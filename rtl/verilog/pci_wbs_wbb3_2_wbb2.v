==> flow/design.v <==
module pci_wbs_wbb3_2_wbb2
(
    wb_clk_i,
    wb_rst_i,
    wbs_cyc_i,
    wbs_cyc_o,
    wbs_stb_i,
    wbs_stb_o,
    wbs_adr_i,
    wbs_adr_o,
    wbs_dat_i_i,
    wbs_dat_i_o,
    wbs_dat_o_i,
    wbs_dat_o_o,
    wbs_we_i,
    wbs_we_o,
    wbs_sel_i,
    wbs_sel_o,
    wbs_ack_i,
    wbs_ack_o,
    wbs_err_i,
    wbs_err_o,
    wbs_rty_i,
    wbs_rty_o,
    wbs_cti_i,
    wbs_bte_i,
    wbs_cab_o,
    wb_init_complete_i
) ;
input       wb_clk_i    ;
input       wb_rst_i    ;
input           wbs_cyc_i           ;
output          wbs_cyc_o           ;
input           wbs_stb_i           ;
output          wbs_stb_o           ;
input   [31:0]  wbs_adr_i           ;
output  [31:0]  wbs_adr_o           ;
input   [31:0]  wbs_dat_i_i         ;
output  [31:0]  wbs_dat_i_o         ;
input   [31:0]  wbs_dat_o_i         ;
output  [31:0]  wbs_dat_o_o         ;
input           wbs_we_i            ;
output          wbs_we_o            ;
input   [ 3:0]  wbs_sel_i           ;
output  [ 3:0]  wbs_sel_o           ;
input           wbs_ack_i           ;
output          wbs_ack_o           ;
input           wbs_err_i           ;
output          wbs_err_o           ;
input           wbs_rty_i           ;
output          wbs_rty_o           ;
input   [ 2:0]  wbs_cti_i           ;
input   [ 1:0]  wbs_bte_i           ;
output          wbs_cab_o           ;
input           wb_init_complete_i  ;
reg             wbs_cyc_o           ;
reg     [31:0]  wbs_adr_o           ;
reg     [31:0]  wbs_dat_i_o         ;
reg             wbs_dat_i_o_valid   ;
reg     [31:0]  wbs_dat_o_o         ;
reg             wbs_we_o            ;
reg     [ 3:0]  wbs_sel_o           ;
reg             wbs_ack_o           ;
reg             wbs_err_o           ;
reg             wbs_rty_o           ; 
reg             wbs_cab_o           ;
always@(posedge wb_rst_i or posedge wb_clk_i)
begin
    if (wb_rst_i)
    begin
        wbs_cyc_o           <= 1'b0  ;
        wbs_adr_o           <= 32'h0 ;
        wbs_dat_i_o         <= 32'h0 ;
        wbs_dat_o_o         <= 32'h0 ;
        wbs_sel_o           <= 4'h0  ;
        wbs_we_o            <= 1'b0  ;
        wbs_dat_i_o_valid   <= 1'b0  ;
        wbs_cab_o           <= 1'b0  ;
    end
    else
    begin:transfer_and_transfer_adr_ctrl_blk
        reg start_cycle            ;
        reg [3:0] end_cycle        ;
        reg generate_int_adr       ;
        start_cycle  = ~wbs_cyc_o & wbs_cyc_i & wbs_stb_i & ~wbs_ack_o & ~wbs_err_o & ~wbs_rty_o & wb_init_complete_i ;
        end_cycle[0] = wbs_err_i ;
        end_cycle[1] = wbs_rty_i 
                ;
        end_cycle[2] = wbs_cyc_i & wbs_stb_i & wbs_ack_i & ~wbs_cab_o ;
        end_cycle[3] = wbs_cyc_i & wbs_stb_i & wbs_ack_o & wbs_cab_o & (wbs_cti_i == 3'b111) ;
        if (wbs_dat_i_o_valid)
        begin
            if (wbs_ack_i | wbs_err_i 
                    | wbs_rty_i 
                    )
                wbs_dat_i_o_valid <= 1'b0 ;
        end
        else
        begin
            if (wbs_cyc_i & wbs_stb_i & wbs_we_i & ~wbs_ack_o & ~wbs_err_o & ~wbs_rty_o & wb_init_complete_i)
            begin
                wbs_dat_i_o       <= wbs_dat_i_i ;
                wbs_dat_i_o_valid <= 1'b1 ;
            end
        end
        if (start_cycle)
        begin
            wbs_cyc_o   <= 1'b1         ;
            wbs_sel_o   <= wbs_sel_i    ;
            wbs_we_o    <= wbs_we_i     ;
            if (wbs_cti_i == 3'b010)
            begin
                case (wbs_bte_i)
                2'b00:  begin 
                            wbs_cab_o <= 1'b1 ; 
                        end
                2'b01:  begin
                            if (wbs_adr_i[3:2] == 2'b00)
                                wbs_cab_o <= 1'b1 ;
                            else
                                wbs_cab_o <= 1'b0 ;
                        end
                2'b10:  begin
                            if (wbs_adr_i[4:2] == 3'b000)
                                wbs_cab_o <= 1'b1 ;
                            else
                                wbs_cab_o <= 1'b0 ;
                        end
                2'b11:  begin
                            if (wbs_adr_i[5:2] == 4'b0000)
                                wbs_cab_o <= 1'b1 ;
                            else
                                wbs_cab_o <= 1'b0 ;
                        end
                endcase
            end
            else
            begin
                wbs_cab_o <= 1'b0 ;
            end
        end
        else if ( wbs_cyc_o & (|end_cycle) )
        begin
            wbs_cyc_o <= 1'b0 ;
        end        
        if (start_cycle)
            wbs_adr_o <= wbs_adr_i ;
        else if (wbs_ack_i)
            wbs_adr_o[31:2] <= wbs_adr_o[31:2] + 1'b1 ;
        if (~wbs_we_o & wbs_ack_i)
            wbs_dat_o_o <= wbs_dat_o_i ;
    end
end
always@(posedge wb_rst_i or posedge wb_clk_i)
begin
    if (wb_rst_i)
    begin
        wbs_ack_o <= 1'b0 ;
        wbs_err_o <= 1'b0 ;
        wbs_rty_o <= 1'b0 ;
    end
    else
    begin
        if (wbs_ack_o)
            wbs_ack_o <= wbs_ack_i | ~wbs_stb_i ;
        else
            wbs_ack_o <= wbs_ack_i ;
        if (wbs_err_o)
            wbs_err_o <= ~wbs_stb_i ;
        else
            wbs_err_o <= wbs_err_i ;
        if (wbs_rty_o)
            wbs_rty_o <= ~wbs_stb_i ;
        else
            wbs_rty_o <= wbs_rty_i ;
    end
end
assign wbs_stb_o = (wbs_cyc_o & ~wbs_we_o & ~wbs_ack_o & ~wbs_err_o & ~wbs_rty_o) |
                   (wbs_cyc_o & wbs_stb_i & wbs_cab_o & ~wbs_we_o & wbs_cti_i != 3'b111) |
                   (wbs_cyc_o & wbs_we_o & wbs_dat_i_o_valid) ;
endmodule
## Step by step through the tools: pci_wbs_wbb3_2_wbb2

The steps from the RTL of pci_wbs_wbb3_2_wbb2 to its reports follow in flow order.
Lines are those of the file above, counted from 1.
Library cell names are shortened.
The mark n/a stands for no value.

| inputs | value |
|---|---|
| design top | pci_wbs_wbb3_2_wbb2 |
| clock input | wb_clk_i |
| library | sky130hd |
| timing corner | tt_025C_1v80 |

## Elaborated design

Counts by Yosys on the flattened word-level netlist (proc, flatten, opt, wreduce; memories kept). Register bits leave out memories and registers merged into their read ports (data or address). Print and check cells are left out. Cells with the same type and inputs are merged into one.

| word-level totals | value |
|---|---|
| register bits after elaboration | 107 |
| input bits | 114 |
| output and inout bits | 107 |
| elaborated cells | 84 |

| cells by class | value |
|---|---|
| add/sub/neg operators | 1 |
| equal/unequal tests | 6 |
| muxes and demuxes | 15 |
| bitwise operators | 42 |
| reduce/logical cells | 8 |

Operators with widths:

| operator | count |
|---|---|
| 2-to-1 mux 30 bit | 2 |
| adder 30 x 1 -> 30 bit (second input constant) | 1 |
| bitwise AND 1 bit | 29 |
| 2-to-1 mux 1 bit | 12 |
| NOT 1 bit | 8 |
| OR 1 bit | 5 |
| equality test 2 bit (second input constant) | 2 |
| zero test 2 bit | 2 |
| nonzero test 2 bit | 2 |
| zero test 4 bit | 1 |
| OR reduction 4 bit | 1 |
| parallel mux 1 bit (select 4 bit) | 1 |
| equality test 3 x 2 -> 1 bit (second input constant) | 1 |
| equality test 3 bit (second input constant) | 1 |
| inequality test 3 bit (second input constant) | 1 |
| zero test 3 bit | 1 |
| equality test 2 x 1 -> 1 bit (second input constant) | 1 |
| AND reduction 2 bit | 1 |

## Longest topological paths

Yosys ltp: most cells in a row. Word level: on the elaborated netlist, between registers, memories and ports. Mapped: between sequential cells and ports; inverters and the memories' decode and read muxes count.

| depth | value |
|---|---|
| depth after elaboration | 8 |
| ABC_AREA | 0 |
| mapped depth | 7 |
| gate-level depth less buffers | 6 |

## Netlist

Yosys stat after the flow's synthesis: flattened, memories mapped to cells. It holds for the ABC_AREA given above (unset counts as 0); a run with the other value may have another netlist.

Cells by type:

| cell | count | area in all (µm²) |
|---|---|---|
| dfrtp_1 | 107 | 2.68E+03 |
| mux2_2 | 61 | 686.909 |
| nand2_1 | 58 | 217.709 |
| xor2_1 | 22 | 192.685 |
| o21ai_0 | 29 | 145.139 |
| nand4_1 | 14 | 87.584 |
| nand3_1 | 13 | 65.062 |
| nor4_4 | 3 | 63.811 |
| xnor2_1 | 7 | 61.309 |
| nor2_1 | 13 | 48.797 |
| buf_2 | 8 | 40.038 |
| buf_6 | 3 | 33.782 |
| mux2_1 | 3 | 33.782 |
| and3_1 | 5 | 31.28 |
| mux2i_1 | 3 | 30.029 |
| inv_1 | 7 | 26.275 |
| a21oi_1 | 5 | 25.024 |
| nand4_4 | 1 | 21.27 |

Other cell types: 15; their cells: 20.

| synthesis totals | value |
|---|---|
| mapped cells | 382 |
| synthesis area | 0.004647 mm² |
| sequential part of the area | 0.0026776 mm² |
| flip-flops | 107 |
| buffers | 15 |

## Worst setup path after synthesis

OpenSTA on the mapped netlist: ideal clock, no wires. The path of least setup slack (recovery checks aside). Input and output delay are each 20% of the period. Register names are those of the netlist, which keeps one name where synthesis merged equal registers.

| timing after synthesis | value |
|---|---|
| kind | register to register |
| start | register wbs_ack_o |
| end | register wbs_dat_i_o[10] |
| clock period | 1.79 ns |
| library setup time | 0.125 ns |
| launch time at the first pin | 0.000 ns |
| data arrival time | 1.666 ns |
| required time | 1.665 ns |
| path slack | -0.001 ns |
| path delay | 1.791 ns |
| stages | 6 |
| buffers on the path | 1 |
| synthesis period reached | 1.791 ns |

"path delay" is the arrival time less input delay plus setup time.
"stages" counts driving pins, that of a launching flip-flop among them; a cell with two outputs on the path counts twice.
"synthesis period reached" = period - worst setup slack (recovery checks aside). The figure is calculated, with input and output delays left at 20% of the set period.
Between the ends stands the longest chain of elaborated cells between them, by number of cells; it is not shown to be the way that was timed. Of several equally long chains one is given.
A line is the first line of the expression or statement that the cell stems from. Yosys adds cells for indexed reads and writes and turns some case tables into memories.
At most two assigning lines are given for a register; there are more.

| between the ends, after synthesis | value |
|---|---|
| path through | dfrtp_1 > nor3_2 > nand4_1 > nor3b_4 > buf_6 > mux2_2 |
| cells in the longest elaborated chain | 6 |
| elaborated cells between the ends (all ways) | 6 |
| classes of those cells | logic (5); reduce/logical (1) |

RTL lines, path after synthesis:

| what | line | RTL |
|---|---|---|
| start: declaration | 47 | `output          wbs_ack_o           ;` |
| start: assignment | 165 | `wbs_ack_o <= wbs_ack_i \| ~wbs_stb_i ;` |
| start: assignment | 167 | `wbs_ack_o <= wbs_ack_i ;` |
| NOT 1 bit | 100 | `if (wbs_cyc_i & wbs_stb_i & wbs_we_i & ~wbs_ack_o & ~wbs_err_o & ~wbs_rty_o & wb_init_complete_i)` |
| bitwise AND 1 bit (4 in a row) | 100 |  |
| AND reduction 2 bit | n/a |  |
| end: assignment | 73 | `wbs_dat_i_o         <= 32'h0 ;` |
| end: assignment | 102 | `wbs_dat_i_o       <= wbs_dat_i_i ;` |
| end: declaration | 39 | `output  [31:0]  wbs_dat_i_o         ;` |

## Worst path after layout

Path of least setup slack in the final report of record 1 (OpenROAD, finished layout, wires in). Where an end is a register, its clock arrival counts in the times.

| timing post-layout | value |
|---|---|
| kind | register to register |
| start | register wbs_ack_o |
| end | register wbs_sel_o[3] |
| clock period | 1.4 ns |
| library setup time | 0.05 ns |
| launch time at the first pin | 0.36 ns |
| data arrival time | 2.16 ns |
| required time | 1.71 ns |
| path slack | -0.45 ns |
| stages | 11 |
| buffers on the path | 5 |

Between the ends stands the longest chain of elaborated cells between them, by number of cells; it is not shown to be the way that was timed. Of several equally long chains one is given.
At most two assigning lines are given for a register; there are more.

| between the ends, post-layout | value |
|---|---|
| path through | dfrtp_1 > nor3_2 > nand4_1 > buf_4 > buf_6 > nor2_4 > buf_6 > buf_12 > buf_12 > nand2_2 > nand2_1 |
| cells in the longest elaborated chain | 5 |
| elaborated cells between the ends (all ways) | 5 |
| classes of those cells | logic (5) |

RTL lines, path post-layout:

| what | line | RTL |
|---|---|---|
| start: declaration | 47 | `output          wbs_ack_o           ;` |
| start: assignment | 165 | `wbs_ack_o <= wbs_ack_i \| ~wbs_stb_i ;` |
| start: assignment | 167 | `wbs_ack_o <= wbs_ack_i ;` |
| NOT 1 bit | 85 | `start_cycle  = ~wbs_cyc_o & wbs_cyc_i & wbs_stb_i & ~wbs_ack_o & ~wbs_err_o & ~wbs_rty_o & wb_init_complete_i ...` |
| bitwise AND 1 bit (4 in a row) | 85 |  |
| end: assignment | 75 | `wbs_sel_o           <= 4'h0  ;` |
| end: assignment | 109 | `wbs_sel_o   <= wbs_sel_i    ;` |
| end: declaration | 45 | `output  [ 3:0]  wbs_sel_o           ;` |

Wiki page: pci_wbs_wbb3_2_wbb2 / flow data

Stored flow runs of pci_wbs_wbb3_2_wbb2 (2 of them; Yosys, OpenROAD, sky130hd). They differ in their settings and are not a sequence. Constraints: input delay and output delay 20% of the set period each, output load 0.01 pF.
"achieved period" = clock period - worst setup slack. The figure is calculated, with input and output delays left at 20% of the set period.
"worst setup path time" is the time allowed to the run's worst setup path (the clock period less input and output delay, where it has them) less its slack. Clock arrival times count: a late capture clock shortens it, a late launch clock lengthens it.
"total power of the final layout" rests on the timing tool's default activity at the inputs, not on a simulated workload.
Settings: - = not set for that run.
Results: - = not shown.

| item | record 1 | record 2 |
|---|---|---|
| period_ns | 1.4 | 1.99 |
| CORE_UTILIZATION | 21 | 58 |
| SETUP_SLACK_MARGIN | 0.36 | - |
| CORE_ASPECT_RATIO | 1.87 | 0.91 |
| CELL_PAD_IN_SITES_DETAIL_PLACEMENT | 1 | - |
| TNS_END_PERCENT | 70 | 35 |
| CTS_CLUSTER_DIAMETER | 301 | - |
| CAP_MARGIN | 25 | 20 |
| CORE_MARGIN | 2 | 10 |
| SLEW_MARGIN | 20 | 10 |
| PLACE_DENSITY | - | 0.83 |
| CELL_PAD_IN_SITES_GLOBAL_PLACEMENT | - | 2 |
| ABC_AREA | - | 0 |
| MAX_ROUTING_LAYER | - | met5 |
| synthesized cell area (mm²) | 0.004647 | - |
| overall die area (mm²) | 0.0233928 | - |
| standard-cell area after layout (mm²) | 0.009165 | - |
| post-layout utilization (%) | 42.1 | - |
| smallest setup slack (ns) | -0.452 | - |
| total negative setup slack (ns) | -29.651 | - |
| total power of the final layout (mW) | 13.010 | - |
| achieved period (ns) | 1.852 | - |
| worst setup path time (ns) | 1.85 | - |
| worst setup path type | register to register | - |

Record 2: not finished: placement ended with error GPL-0301
